==> flow/design.v <==
`timescale 1ns / 1ps
module dac_transmitter
#(
    parameter WIDTH = 24
)
(
    input clk,                       
    input enable,
    input [WIDTH-1:0] left_data,     
    input [WIDTH-1:0] right_data,    
    output lrclk,    
    output sd        
);
    reg [$clog2(WIDTH) + 1:0] bit_counter;
    reg [2:0] state;
    reg [WIDTH-1:0] left_shift_reg;
    reg [WIDTH-1:0] right_shift_reg;
    reg lrclk_reg; 
    initial bit_counter = 2 * WIDTH - 1;
    initial lrclk_reg = 1;
    assign lrclk = lrclk_reg;
    assign sd = (lrclk_reg ? left_shift_reg[WIDTH-1] : right_shift_reg[WIDTH-1]);
    always @(negedge(clk)) begin
        if(enable) begin
            bit_counter <= bit_counter + 1;
            if(bit_counter < WIDTH) begin
                left_shift_reg <= left_shift_reg << 1;
            end else begin
                right_shift_reg <= right_shift_reg << 1;
            end
            if(bit_counter == WIDTH - 1)begin
                lrclk_reg <= 0;
            end
            if(bit_counter == (2 * WIDTH) - 1) begin
                lrclk_reg <= 1;
                left_shift_reg <= left_data;
                right_shift_reg <= right_data;
                bit_counter <= 0;
            end
        end else begin
            bit_counter <= 0;
            lrclk_reg <= 1;
            left_shift_reg <= left_data;
            right_shift_reg <= right_data;
        end
    end
endmodule
; ---- Tool chain data of dac_transmitter
; Tool output for the design above, in the order of the flow.
; Line numbers count from 1 in the design file above.
; Library cell names are shortened.
; A cell with n/a has no value.
[inputs]
top = dac_transmitter
clock_port = clk
lib = sky130hd
pvt_corner = tt_025C_1v80

; ---- After elaboration
; Yosys after proc, flatten, opt, wreduce and memory -nomap, before mapping. Memory bits, and registers merged into a memory's read port (data or address), are not among the register bits. Print and check cells are not counted. Equal cells are merged and count once.
[classes]
n_reduce_logical = 1
addsub = 1
compare = 1
muxes = 7
eq_ne = 4
logic = 1
[op_table]
columns = op, count
row1 = 24-bit two-way mux, 6
row2 = 7-bit by 1-bit adder with 7-bit output (second input constant), 1
row3 = 7-bit by 5-bit < comparator with 1-bit output (second input constant), 1
row4 = 7-bit by 5-bit equality test with 1-bit output (second input constant), 1
row5 = 7-bit by 6-bit equality test with 1-bit output (second input constant), 1
row6 = 3-bit by 1-bit inequality test with 1-bit output (second input constant), 1
row7 = 3-bit by 2-bit inequality test with 1-bit output (second input constant), 1
row8 = 2-bit OR reduction, 1
row9 = 1-bit NOT, 1
row10 = 1-bit two-way mux, 1
[bits]
elab_cells = 19
inputBits = 50
output_inout_bits = 2
register_bits = 56

; ---- Depth
; Longest topological path by Yosys (ltp), each cell counted once; first at word level (registers and memories cut), then after technology mapping (sequential cells cut; the memories' decode and read muxes count).
[logic_depth]
ltp_word = 4
abc_area = 0
depth_mapped = 5
mapped_depth_nobuf = 4

; ---- Netlist
; Source: synth_stat.txt of the flow (Yosys; design flattened, memories mapped). It holds for the ABC_AREA given above (unset counts as 0); a run with the other value may have another netlist.
[mapped]
ffs = 56
synth_area_um2 = 2523.7
cell_count = 141
[types]
columns = cell_type, count, area_total_um2
row1 = edfxtp_1, 48, 1.44E+03
row2 = mux2_4, 30, 450.432
row3 = dfxtp_1, 8, 160.154
row4 = mux2_2, 14, 157.651
row5 = buf_6, 5, 56.304
row6 = mux2_1, 3, 33.782
row7 = o31ai_4, 1, 21.27
row8 = and2_1, 3, 18.768
row9 = xor2_1, 2, 17.517
row10 = a21boi_0, 2, 15.014
row11 = nor2_1, 4, 15.014
row12 = ha_1, 1, 12.512
row13 = nand2_1, 3, 11.261
row14 = a211o_2, 1, 10.01
row15 = nand3_1, 2, 10.01
row16 = nand3_2, 1, 10.01
row17 = o21ai_0, 2, 10.01
row18 = and2b_2, 1, 8.758
; Not listed: further types 9, cells in them 10.

; Stored flow runs of dac_transmitter (2 of them; Yosys, OpenROAD, sky130hd). They differ in their settings and are not a sequence. Constraints: input delay and output delay 20% of the set period each, output load 0.01 pF.
; "design_power_mw" is the tool's figure for a default switching activity; nothing was simulated.

[run A: settings]
period_ns = 6.79
SETUP_SLACK_MARGIN = 0.01
CAP_MARGIN = 20
CORE_MARGIN = 2
CORE_UTILIZATION = 40
SLEW_MARGIN = 20
[run A: results]
yosys.chip_area_um2 = 2523.7
dieArea_um2 = 6960.6
finalCellArea_um2 = 3425.8
fin_util_frac = 0.569
worst_setup_slack_ps = 424
setupTns_ps = 0
hold_ws_ps = 467
design_power_mw = 0.8146

[run B: settings]
period_ns = 6.8
CORE_UTILIZATION = 15
SETUP_SLACK_MARGIN = 0.33
PLACE_DENSITY = 0.74
CORE_ASPECT_RATIO = 1.42
CELL_PAD_IN_SITES_DETAIL_PLACEMENT = 2
TNS_END_PERCENT = 45
GPL_TIMING_DRIVEN = 0
MIN_ROUTING_LAYER = met1
MAX_ROUTING_LAYER = met5
CAP_MARGIN = 20
CORE_MARGIN = 2
SLEW_MARGIN = 20
[run B: results]
yosys.chip_area_um2 = 2523.7
dieArea_um2 = 17894.1
finalCellArea_um2 = 3676.0
fin_util_frac = 0.223
worst_setup_slack_ps = 441
setupTns_ps = 0
hold_ws_ps = 452
design_power_mw = 0.9128
