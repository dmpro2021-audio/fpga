==> flow/design.v <==
`timescale 1ns / 1ps
module piso_shift_register #(
    parameter WIDTH = 32
)(
    input [WIDTH - 1:0] in,
    output out,
    input clk,
    input rstn,
    input enable
);
    reg [WIDTH - 1:0] register;
    reg [$clog2(WIDTH):0] counter;
    initial register = 0;
    initial counter = 0;
    assign out = register[0];
    always @ (posedge(clk)) begin
        if(!rstn) begin
            register <= in;
            counter <= 0;
        end
        if(enable && rstn) begin
            if(counter == WIDTH - 1) begin
                register <= in;
                counter <= 0;
            end else begin
                register <= register >> 1;
                counter <= counter + 1;
            end
        end
    end
endmodule
# == Step by step through the tools: piso_shift_register ==
# The steps from the RTL of piso_shift_register to its reports follow in flow order.
# Lines are those of the file above, counted from 1.
# Operators carry their Yosys type and port widths (W data, S select, Z words).
# Not given: --
# inputs
top,piso_shift_register
clk_port,clk
library,sky130hd
corner,tt_025C_1v80

# == Word level ==
# Yosys after proc, flatten, opt, wreduce and memory -nomap, before mapping. Memory bits, and registers merged into a memory's read port (data or address), are not among the register bits. Print and check cells are not counted. Equal cells are merged and count once.
# bits
word_cells,12
reg_bits,38
# classes
equal,2
n_addsub,1
n_reduce_logical,1
muxes,6
# ops
operator,n
$mux W32,3
$mux W6,3
$add A6 B1 Y6 const B,1
$eq A6 B5 Y1 const B,1
$ne A2 B1 Y1 const B,1
$logic_and A1 B1 Y1,1

# == Logic depth ==
# Yosys ltp: most cells in a row. Word level: on the elaborated netlist, between registers, memories and ports. Mapped: between sequential cells and ports; inverters and the memories' decode and read muxes count.
# depth
ltp_word,3
ABC_AREA,0
depth_mapped,5
depth_no_buf,4

# == Netlist ==
# The flow's flattened synthesis, as Yosys stat reports it; memories are mapped. The netlist is that of the ABC_AREA named above (0 if unset); the other value can give another one.
# synth_totals
n_buf,3
flip_flops,38
stdcells,93
area_um2,1666.6
# types
cell,n
sky130_fd_sc_hd__edfxtp_1,38
sky130_fd_sc_hd__mux2_2,29
sky130_fd_sc_hd__buf_6,3
sky130_fd_sc_hd__o311ai_4,1
sky130_fd_sc_hd__mux2_1,2
sky130_fd_sc_hd__nor2_1,5
sky130_fd_sc_hd__xnor2_1,2
sky130_fd_sc_hd__ha_1,1
sky130_fd_sc_hd__nand3_2,1
sky130_fd_sc_hd__xor2_1,1
sky130_fd_sc_hd__inv_1,2
sky130_fd_sc_hd__nand2_1,2
sky130_fd_sc_hd__and2_1,1
sky130_fd_sc_hd__nand2b_1,1
sky130_fd_sc_hd__or3_1,1
sky130_fd_sc_hd__a21oi_1,1
sky130_fd_sc_hd__nand3_1,1
sky130_fd_sc_hd__o21ai_0,1

# == Worst setup path after synthesis ==
# Path of least setup slack by OpenSTA after synthesis, without wires, with an ideal clock, recovery checks aside; 20% of the period is set as input and as output delay. Where synthesis merged equal registers, the netlist keeps one of their names.
# synth_path
path_kind,input to register
startpoint,input port enable
endpoint,register counter[0]
driving_pins,1
t_required_ns,2.509
setup_time_ns,0.401
delay_ns,1.357
arrival_time_ns,1.538
clock_period_ns,2.91
slack_ns,0.970
launch_ns,0.582
synth_period_reached_ns,1.94
# "delay_ns" = arrival - input delay + setup time.
# "driving_pins" counts driving pins, that of a launching flip-flop among them; a cell with two outputs on the path counts twice.
# "synth_period_reached_ns" is the clock period less the worst setup slack; recovery checks do not enter. This is arithmetic on one report: input and output delays are still those of the set period (20% each).
# The rows between start and end are the longest chain of elaborated cells between them; the timing report does not say that the signal goes this way. Where chains are equally long, one stands for them.
# Each line given opens the expression or statement behind the cell; cells for indexed reads and writes are added by Yosys, which also makes memories of some case tables.
# A register here has more assigning lines than the two given.
# The path ends at the enable pin of a flip-flop; only ways to that pin are counted.
# synth_via
cell_sequence,sky130_fd_sc_hd__nand2b_1
elab_chain_len,2
cone_cells,2
lines_between,1
classes_between,1 x eq/ne; 1 x reduce/logical
# synth_lines
element,line,text
from (decl),9,input enable
$logic_and A1 B1 Y1,21,if(enable && rstn) begin
$ne A2 B1 Y1,--,
to (assign),19,counter <= 0;
to (assign),27,counter <= counter + 1;
to (decl),12,reg [$clog2(WIDTH):0] counter;

# == Path in the finished layout ==
# From the final timing report of run 1: the path of least setup slack in the routed layout; clock arrival at registers is part of the times.
# layout_path
path_kind,register to register
startpoint,register counter[0]
endpoint,register register[17]
clock_period_ns,2.15
t_required_ns,2.18
launch_ns,0.27
arrival_time_ns,1.87
slack_ns,0.31
driving_pins,6
setup_time_ns,0.25
# The rows between start and end are the longest chain of elaborated cells between them; the timing report does not say that the signal goes this way. Where chains are equally long, one stands for them.
# A register here has more assigning lines than the two given.
# layout_via
cell_sequence,sky130_fd_sc_hd__edfxtp_1 -> sky130_fd_sc_hd__ha_1 -> sky130_fd_sc_hd__nand3_2 -> sky130_fd_sc_hd__o311ai_4 -> sky130_fd_sc_hd__buf_12 -> sky130_fd_sc_hd__mux2_2
elab_chain_len,3
cone_cells,3
lines_between,2
classes_between,1 x eq/ne; 2 x mux
# layout_lines
element,line,text
from (decl),12,reg [$clog2(WIDTH):0] counter;
from (assign),19,counter <= 0;
from (assign),27,counter <= counter + 1;
$eq A6 B5 Y1,22,if(counter == WIDTH - 1) begin
$mux W32,22,
$mux W32,21,if(enable && rstn) begin
to (assign),18,register <= in;
to (assign),23,register <= in;
to (decl),11,reg [WIDTH - 1:0] register;

# Settings and measured results of 2 stored flow runs for module piso_shift_register (sky130hd), not sorted in any way. The constraints put input and output delay at 20% of the set period each and load the outputs with 0.01 pF.
# "clock_period_reached_ns" = clock period - worst setup slack. The figure is calculated, with input and output delays left at 20% of the set period.
# By "worstPathTime_ns" is meant the share of the clock period that the worst setup path is allowed (20% is reserved at inputs, 20% at outputs), minus its slack. Clock arrival times at its registers enter into it.
# "power_mw" rests on the timing tool's default activity at the inputs, not on a simulated workload.
# Settings: -- = not set for that run.
setting or result,run 1,run 2
period_ns,2.15,2.6
CAP_MARGIN,20,20
CORE_MARGIN,2,2
CORE_UTILIZATION,40,52
SLEW_MARGIN,20,20
PLACE_DENSITY_LB_ADDON,--,0.26
GPL_TIMING_DRIVEN,--,1
GPL_ROUTABILITY_DRIVEN,--,0
CTS_CLUSTER_SIZE,--,38
finish.stdcell_area_um2,2160.8,2153.3
yosys_chip_area_um2,1666.6,1666.6
total_negative_slack_ns,0.000,0.000
layout_utilization_pct,54.0,70.5
clock_period_reached_ns,1.842,2.333
ws_hold_ns,0.547,0.550
power_mw,1.509,1.285
worstPathTime_ns,1.84,2.33
worst_setup_path_type,register to register,register to register
ws_setup_ns,0.308,0.267
design.die.area_um2,4699.1,3673.6
